==> flow/design.v <==
module traffic(
   input              clk,
                      rst,
                      Ta,
                      Tb,   
   output logic [1:0] La, 
                      Lb    
);
   logic la, lb;
   assign la = La[1];
   assign lb = Lb[1];
   traffic_fsm NS(.clk(clk)
                 ,.rst(rst)
                 ,.Tself(Ta)
                 ,.Tother(Tb)
                 ,.Lother(lb)
                 ,.hasPriority(1'b1)
                 ,.Lself(La));
   traffic_fsm EW(.clk(clk)
                 ,.rst(rst)
                 ,.Tself(Tb)
                 ,.Tother(Ta)
                 ,.Lother(la)
                 ,.hasPriority(1'b0)
                 ,.Lself(Lb));
endmodule
module traffic_fsm(
   input clk,
   input rst,
   input Tself,
   input Tother,
   input Lother,
   input hasPriority,
   output logic [1:0] Lself
);
   parameter S00 = 4'h0;
   parameter S01 = 4'h1;
   parameter S02 = 4'h2;
   parameter S03 = 4'h3;
   parameter S04 = 4'h4;
   parameter S05 = 4'h5;
   parameter S06 = 4'h6;
   parameter S07 = 4'h7;
   parameter S08 = 4'h8;
   parameter S09 = 4'h9;
   parameter S10 = 4'hA;
   logic [3:0] state;
   logic [3:0] next_state;
   always_ff @(posedge clk, posedge rst)
      if(rst)
         state <= 0;
      else
         state <= next_state;
   always_comb 
      if(rst) 
         next_state = S00;
      else
         case(state) 
            S00:                                 
               if(Tself && Tother)
                  next_state = hasPriority ? S01 : S00;   
               else if(Tself && Lother)
                  next_state = S01;
               else 
                  next_state = S00;
            S01: next_state = S02;               
            S02: next_state = Tother ? S08       
                                     : (Tself ? S02 : S03);
            S03: next_state = S04;               
            S04: next_state = S05;               
            S05: next_state = S06;               
            S06: next_state = S07;               
            S07: next_state = S00;               
            S08: next_state = S09;               
            S09: next_state = S03;               
            default: next_state = S00;
         endcase
      always_comb
         case(state)
            S00:     Lself = 2'b10;  
            S01:     Lself = 2'b10;  
            S06:     Lself = 2'b01;  
            S07:     Lself = 2'b01;  
            default: Lself = 2'b00;  
         endcase
endmodule
# From RTL to reports: traffic
# Tool output for the design above, in the order of the flow.
# Line numbers count from 1 in the design file above.
# A cell with - has no value.
[design]
top = "traffic"
clock_port = "clk"
cell_library = "sky130hd"
lib_corner = "tt_025C_1v80"

# Elaborated design
# Yosys after proc, flatten, opt, wreduce and memory -nomap, before mapping. Enables and synchronous resets that opt folds into registers are not counted as muxes. Memory bits, and registers merged into a memory's read port (data or address), are not among the register bits. Print and check cells are not counted. Equal cells are merged and count once.
[op_classes]
muxes = 14
n_eq = 18
reduce_and_logical = 9
[op_table]
columns = ["op", "count"]
rows = [
  ["parallel mux 4 bit (select 9 bit)", 2],
  ["equality test 4 x 3 -> 1 bit (second input constant)", 8],
  ["two-way mux 4 bit", 6],
  ["equality test 4 x 2 -> 1 bit (second input constant)", 4],
  ["equality test 4 bit (second input constant)", 4],
  ["OR reduction 2 bit", 4],
  ["equality test 4 x 1 -> 1 bit (second input constant)", 2],
  ["zero test 4 bit", 2],
  ["parallel mux 2 bit (select 2 bit)", 2],
  ["two-way mux 1 bit", 4],
  ["logical AND 1 bit", 3],
]
[bits]
output_inout_bits = 4
regBits = 8
word_cells = 43

# Logic depth
# Longest topological path by Yosys (ltp), each cell counted once; first at word level (registers and memories cut), then after technology mapping (sequential cells cut; the memories' decode and read muxes count).
[logic_depth]
ltp_word = 8
ABC_AREA = 0
mapped_depth = 3
depth_no_buf = 3

# Synthesis result
# Yosys stat after the flow's synthesis: flattened, memories mapped to cells. It holds for the ABC_AREA given above (unset counts as 0); a run with the other value may have another netlist.
# The area totals of this step are shown rounded.
[types]
columns = ["type", "count", "type_area_um2"]
rows = [
  ["sky130_fd_sc_hd__dfrtp_1", 18, 450.432],
  ["sky130_fd_sc_hd__nor2b_1", 10, 62.56],
  ["sky130_fd_sc_hd__dfstp_2", 2, 52.55],
  ["sky130_fd_sc_hd__a31oi_1", 4, 25.024],
  ["sky130_fd_sc_hd__a211o_1", 2, 17.517],
  ["sky130_fd_sc_hd__or2_4", 2, 17.517],
  ["sky130_fd_sc_hd__buf_4", 2, 15.014],
  ["sky130_fd_sc_hd__nor2_1", 4, 15.014],
  ["sky130_fd_sc_hd__and3_1", 2, 12.512],
  ["sky130_fd_sc_hd__or2_2", 2, 12.512],
  ["sky130_fd_sc_hd__buf_6", 1, 11.261],
  ["sky130_fd_sc_hd__inv_1", 3, 11.261],
  ["sky130_fd_sc_hd__o2111a_1", 1, 11.261],
  ["sky130_fd_sc_hd__nand3_2", 1, 10.01],
  ["sky130_fd_sc_hd__nor3b_1", 1, 7.507],
  ["sky130_fd_sc_hd__o21ai_1", 1, 5.005],
]
[synth_totals]
cells = 56
n_buf = 3
synth_area_um2 = 737
ff_cells = 20
seqArea_um2 = 503
# By module: a second synthesis without flattening, with its own total; a netlist apart from the flattened one above.
[hier_totals]
hier_cells = 60
area_unflattened_um2 = 761
# Rows give one instance, submodules left out.
[by_module]
columns = ["module", "seq_area_um2", "n_cells", "area_um2", "n_inst"]
rows = [
  ["traffic_fsm", 251, 29, 377, 2],
  ["traffic", 0.0, 2, 7.5, 1],
]

# Worst setup path after synthesis
# OpenSTA on the mapped netlist: ideal clock, no wires. The path of least setup slack (recovery checks aside). Input and output delay are each 20% of the period. Register names are those of the netlist, which keeps one name where synthesis merged equal registers.
[synth_path]
path_kind = "input to register"
from = "input port rst"
to = "register NS.state"
delay_ns = 0.794
clock_period_ns = 2.28
required_ns = 2.212
path_slack_ns = 1.030
t_first_pin_ns = 0.456
driving_pins = 2
arrival_ns = 1.182
synth_period_reached_ns = 1.25
# "delay_ns" = arrival - input delay + setup time.
# "driving_pins" counts driving pins, that of a launching flip-flop among them; a cell with two outputs on the path counts twice.
# "synth_period_reached_ns" = period - worst setup slack (recovery checks aside). The figure is calculated, with input and output delays left at 20% of the set period.
# Where an end lacks its bit number, it is one bit of the signal, or one of the new flip-flops if synthesis recoded a state register.
# Between the ends stands the longest chain of elaborated cells between them, by number of cells; it is not shown to be the way that was timed. Of several equally long chains one is given.
# A line is the first line of the expression or statement that the cell stems from. Yosys adds cells for indexed reads and writes and turns some case tables into memories.
[synth_between]
path_cell_list = "sky130_fd_sc_hd__inv_1 -> sky130_fd_sc_hd__o2111a_1"
elab_chain_cells = 1
cells_between = 1
cone_lines = 1
classes_between = "1 x mux"
[synth_rtl]
columns = ["item", "line", "text"]
rows = [
  ["from (decl)", 3, "rst,"],
  ["two-way mux 4 bit", 55, "if(rst)"],
  ["to (assign)", 51, "state <= 0;"],
  ["to (assign)", 53, "state <= next_state;"],
  ["to (decl)", 47, "logic [3:0] state;"],
]

# Path in the finished layout
# Path of least setup slack in the final report of stored run 1 (OpenROAD, finished layout, wires in). Where an end is a register, its clock arrival counts in the times.
[layout_path]
path_kind = "register to output"
from = "register EW.state"
to = "output port Lb[1]"
path_slack_ns = 0.06
required_ns = 1.54
t_first_pin_ns = 0.27
driving_pins = 3
arrival_ns = 1.47
clock_period_ns = 1.92
# Where an end lacks its bit number, it is one bit of the signal, or one of the new flip-flops if synthesis recoded a state register.
[layout_between]
path_cell_list = "sky130_fd_sc_hd__dfstp_2 -> sky130_fd_sc_hd__or2_4 -> sky130_fd_sc_hd__clkdlybuf4s50_1"
[layout_rtl]
columns = ["item", "line", "text"]
rows = [
  ["from (decl)", 47, "logic [3:0] state;"],
  ["from (assign)", 51, "state <= 0;"],
  ["from (assign)", 53, "state <= next_state;"],
  ["to (decl)", 7, "Lb"],
]
# No chain of elaborated cells between the ends is given.

# Stored flow runs of traffic (2 of them; Yosys, OpenROAD, sky130hd). They differ in their settings and are not a sequence. Constraints: input delay and output delay 20% of the set period each, output load 0.01 pF.
# By "timing.achieved_period_ns" is meant the clock period of the run minus its worst setup slack. This is arithmetic on one report: input and output delays are still those of the set period (20% each).
# "worst_path_allowed_less_slack_ns": the worst setup path's part of the clock period (all of it between registers, 20% less for each end at a port) less its slack. A launch clock that arrives late makes it longer, a capture clock that arrives late makes it shorter.
# "fin_power_mw" is the tool's figure for a default switching activity; nothing was simulated.
# Results are given in rounded form.

[[run]]
name = "stored run 1"
[run.settings]
period_ns = 1.92
CORE_UTILIZATION = 52
PLACE_DENSITY = 0.94
CTS_CLUSTER_SIZE = 27
CTS_CLUSTER_DIAMETER = 291
SLEW_MARGIN = 15
CAP_MARGIN = 20
CORE_MARGIN = 2
[run.results]
setup_tns_ns = 0.000
yosys_chip_area_um2 = 737
fin_power_mw = 0.670
die_footprint_um2 = 1730
final_setup_ws_ns = 0.064
final_util_pct = 64.1
timing.achieved_period_ns = 1.856
layout_stdcell_area_um2 = 845
worst_path_allowed_less_slack_ns = 1.47
critical_path_kind = "register to output"

[[run]]
name = "stored run 2"
[run.settings]
period_ns = 0.892
CORE_UTILIZATION = 31
SETUP_SLACK_MARGIN = 0.17
CORE_ASPECT_RATIO = 1.17
CELL_PAD_IN_SITES_GLOBAL_PLACEMENT = 1
GPL_TIMING_DRIVEN = 1
GPL_ROUTABILITY_DRIVEN = 0
CAP_MARGIN = 10
CORE_MARGIN = 2
SLEW_MARGIN = 20
[run.results]
setup_tns_ns = -2.35
yosys_chip_area_um2 = 737
fin_power_mw = 1.65
die_footprint_um2 = 2780
final_setup_ws_ns = -0.347
final_util_pct = 46.2
timing.achieved_period_ns = 1.239
layout_stdcell_area_um2 = 1060
worst_path_allowed_less_slack_ns = 1.06
critical_path_kind = "register to output"
